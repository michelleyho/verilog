==> flow/design.v <==
module ram_dp_sr_sw #(parameter DWIDTH = 8, AWIDTH=8)(
    cs0,oe0,we0,cs1,oe1,we1,data0,data1,address0,address1,clk
);
    parameter RAM_DEPTH = 1 << AWIDTH;
    input wire clk;
    input wire cs0;
    input wire oe0;
    input wire we0;
    input wire[AWIDTH-1:0] address0;
    inout wire[DWIDTH-1:0] data0;
    input wire cs1;
    input wire oe1;
    input wire we1;
    input wire[AWIDTH-1:0] address1;
    inout wire[DWIDTH-1:0] data1;
    reg[DWIDTH-1:0] data_out0;
    reg[DWIDTH-1:0] data_out1;
    reg[DWIDTH-1:0] mem[0:RAM_DEPTH-1];
    assign data0 = (cs0 && oe0 && !we0) ? data_out0 : DWIDTH'bz;
    assign data1 = (cs1 && oe1 && !we1) ? data_out1 : DWIDTH'bz;
    always @(posedge clk)begin
        if (cs0 && oe0 && !we0)begin
            data_out0 <= mem[address0];
        end
    end
    always @(posedge clk)begin
        if (cs1 && oe1 && !we1)begin
            data1 <= mem[address1];
        end
    end
    always @ (posedge clk)begin
        if (cs0 && we0)begin
            mem[address0] <= data0;
        end
    end
    always @ (posedge clk)begin
        if (cs1 && we1)begin
            mem[address1] <= data1;
        end
    end
endmodule
## From RTL to reports: ram_dp_sr_sw

The steps from the RTL of ram_dp_sr_sw to its reports follow in flow order.
Line numbers count from 1 in the design file above.
Operators: Yosys type, input widths -> output width; for muxes data width and select width s.
Library cell names are shortened.
Not given: --

- Design top: ram_dp_sr_sw
- Clock port: clk
- Library: sky130hd
- Library corner: tt_025C_1v80

## Word-level counts

Source: Yosys, flattened and elaborated, memories not mapped. Widths are those after wreduce; folded enables and synchronous resets count as part of the registers. Registers that Yosys merges into a memory's read port (data or address) are not register bits. Print and check cells do not count. Equal cells are merged and count once.
Memory sizes are those after Yosys's memory passes, which may raise the word count (mostly to a power of two), join words into wider ones and drop unused or constant bits.

- Register bits after elaboration: 0
- Memory bits (writable): 2,048
- Word width x clocked read ports: 16
- Memories kept: 1
- Output and inout port bits: 16
- Elaborated cells: 17

- Multiplexer cells: 8
- Reductions and logical operators: 8

Memories:

| memory | depth | bits a word | rd ports | wr ports | line | source |
|---|---|---|---|---|---|---|
| mem | 256 | 8 | 2 | 2 | 18 | `reg[DWIDTH-1:0] mem[0:RAM_DEPTH-1];` |

Operators with widths:

| operator | number |
|---|---|
| $mux 8 | 6 |
| $logic_and 1x1->1 | 6 |
| $logic_not 1->1 | 2 |
| $mux 1 | 2 |

## Longest topological paths

Yosys ltp: most cells in a row. Word level: on the elaborated netlist, between registers, memories and ports. Mapped: between sequential cells and ports; inverters and the memories' decode and read muxes count.

- Depth in word-level cells: 4
- ABC_AREA: 1
- Mapped depth: 16

## Netlist

Yosys stat after the flow's synthesis: flattened, memories mapped to cells. It holds for the ABC_AREA given above (unset counts as 0); a run with the other value may have another netlist.
Totals and module areas in this step are rounded.

Cell types:

| type | number | area in all (um^2) |
|---|---|---|
| edfxtp_1 | 2,056 | 6.17E+04 |
| nand2_1 | 4,770 | 1.79E+04 |
| nor2_1 | 357 | 1.34E+03 |
| nand3_1 | 190 | 950.912 |
| buf_2 | 174 | 870.835 |
| clkbuf_1 | 198 | 743.213 |
| o21ai_0 | 103 | 515.494 |
| o21ai_1 | 57 | 285.274 |
| a21oi_1 | 32 | 160.154 |
| buf_1 | 39 | 146.39 |
| inv_1 | 28 | 105.101 |
| buf_4 | 10 | 75.072 |
| buf_6 | 2 | 22.522 |
| clkinv_1 | 4 | 15.014 |
| nor3_1 | 3 | 15.014 |
| inv_2 | 3 | 11.261 |
| nand2_2 | 1 | 6.256 |
| conb_1 | 1 | 3.754 |

- Standard cells after synthesis: 8,028
- Synthesis area: 85,000 um^2
- Sequential area: 62,000 um^2
- Mapped flip-flops: 2,056

## Timing after synthesis

Source: OpenSTA report_checks on the synthesized netlist (no wires, ideal clock, input and output delay 20% of the period each), path of least setup slack; recovery checks are left aside. Register names are those of the netlist, which keeps one name where synthesis merged equal registers.

- Path kind: register -> output
- From: reg (no name shown)
- To: out data0[0]
- Period: 8.0 ns
- External output delay: 1.600 ns
- Time at the first pin: 0.000 ns
- Arrival: 3.289 ns
- Path slack: 3.111 ns
- Delay of the path: 3.289 ns
- Driving pins on the path: 1
- Path buffers: 0
- Synthesis period reached: 4.889 ns

"delay of the path" = arrival - input delay + setup time.
A path that ends at an output port has no setup time.
"driving pins on the path" counts driving pins, that of a launching flip-flop among them; a cell with two outputs on the path counts twice.
"synthesis period reached" = period - worst setup slack (recovery checks aside). The figure is calculated, with input and output delays left at 20% of the set period.

- Cell sequence: edfxtp_1

RTL lines, path post-synthesis:

| element | line | source |
|---|---|---|
| end: declaration | 10 | `inout wire[DWIDTH-1:0] data0;` |

Chain of elaborated cells between the ends: none given.

## Path in the finished layout

From the final timing report of run 1: the path of least setup slack in the routed layout; clock arrival at registers is part of the times.

- Path kind: register -> output
- From: reg (no name shown)
- To: out data0[3]
- Period: 2.62 ns
- External output delay: 0.52 ns
- Time at the first pin: 0.91 ns
- Arrival: 1.80 ns
- Path slack: 0.30 ns
- Driving pins on the path: 3
- Path buffers: 2

- Cell sequence: edfxtp_1 > clkbuf_16 > buf_4

RTL lines, path after layout:

| element | line | source |
|---|---|---|
| end: declaration | 10 | `inout wire[DWIDTH-1:0] data0;` |

Chain of elaborated cells between the ends: none given.

Lab notebook: ram_dp_sr_sw

Stored flow runs of ram_dp_sr_sw (2 of them; Yosys, OpenROAD, sky130hd). They differ in their settings and are not a sequence. Constraints: input delay and output delay 20% of the set period each, output load 0.01 pF.
By "clock period reached" is meant the clock period of the run minus its worst setup slack. This is arithmetic on one report: input and output delays are still those of the set period (20% each).
"time used up by the worst setup path": the worst setup path's part of the clock period (all of it between registers, 20% less for each end at a port) less its slack. A launch clock that arrives late makes it longer, a capture clock that arrives late makes it shorter.
"total power of the final layout" is the tool's figure for a default switching activity; nothing was simulated.
The measured numbers are rounded.

### Run 1

Settings: `period_ns=2.62`, `CORE_UTILIZATION=23`, `SETUP_SLACK_MARGIN=0.33`, `CELL_PAD_IN_SITES_GLOBAL_PLACEMENT=3`, `TNS_END_PERCENT=80`, `ABC_AREA=1`, `MIN_ROUTING_LAYER=met1`, `CAP_MARGIN=20`, `CORE_MARGIN=2`, `SLEW_MARGIN=20`

- Clock period reached: 2.320 ns
- Area of the die: 370,000 um^2
- Post-layout utilization: 29 %
- Standard-cell area after layout: 110,000 um^2
- Total negative slack: 0.000 ns
- Smallest setup slack: 0.30 ns
- Netlist area reported by Yosys: 85,000 um^2
- Time used up by the worst setup path: 1.80 ns
- Type of the worst setup path: register -> output
- Final worst hold slack: 0.035 ns
- Total power of the final layout: 0.074 W

### Run 2

Settings: `period_ns=2.55`, `CORE_UTILIZATION=60`, `PLACE_DENSITY_LB_ADDON=0.25`, `CORE_ASPECT_RATIO=0.99`, `CORE_MARGIN=2`, `TNS_END_PERCENT=5`, `ABC_AREA=0`, `GPL_TIMING_DRIVEN=1`, `MIN_ROUTING_LAYER=met1`, `MAX_ROUTING_LAYER=met4`, `CAP_MARGIN=20`, `SLEW_MARGIN=20`

- Clock period reached: 2.576 ns
- Area of the die: 130,000 um^2
- Post-layout utilization: 71 %
- Standard-cell area after layout: 93,000 um^2
- Total negative slack: -0.043 ns
- Smallest setup slack: -0.026 ns
- Netlist area reported by Yosys: 79,000 um^2
- Time used up by the worst setup path: 2.07 ns
- Type of the worst setup path: input -> register
- Final worst hold slack: -0.20 ns
- Total power of the final layout: 0.069 W
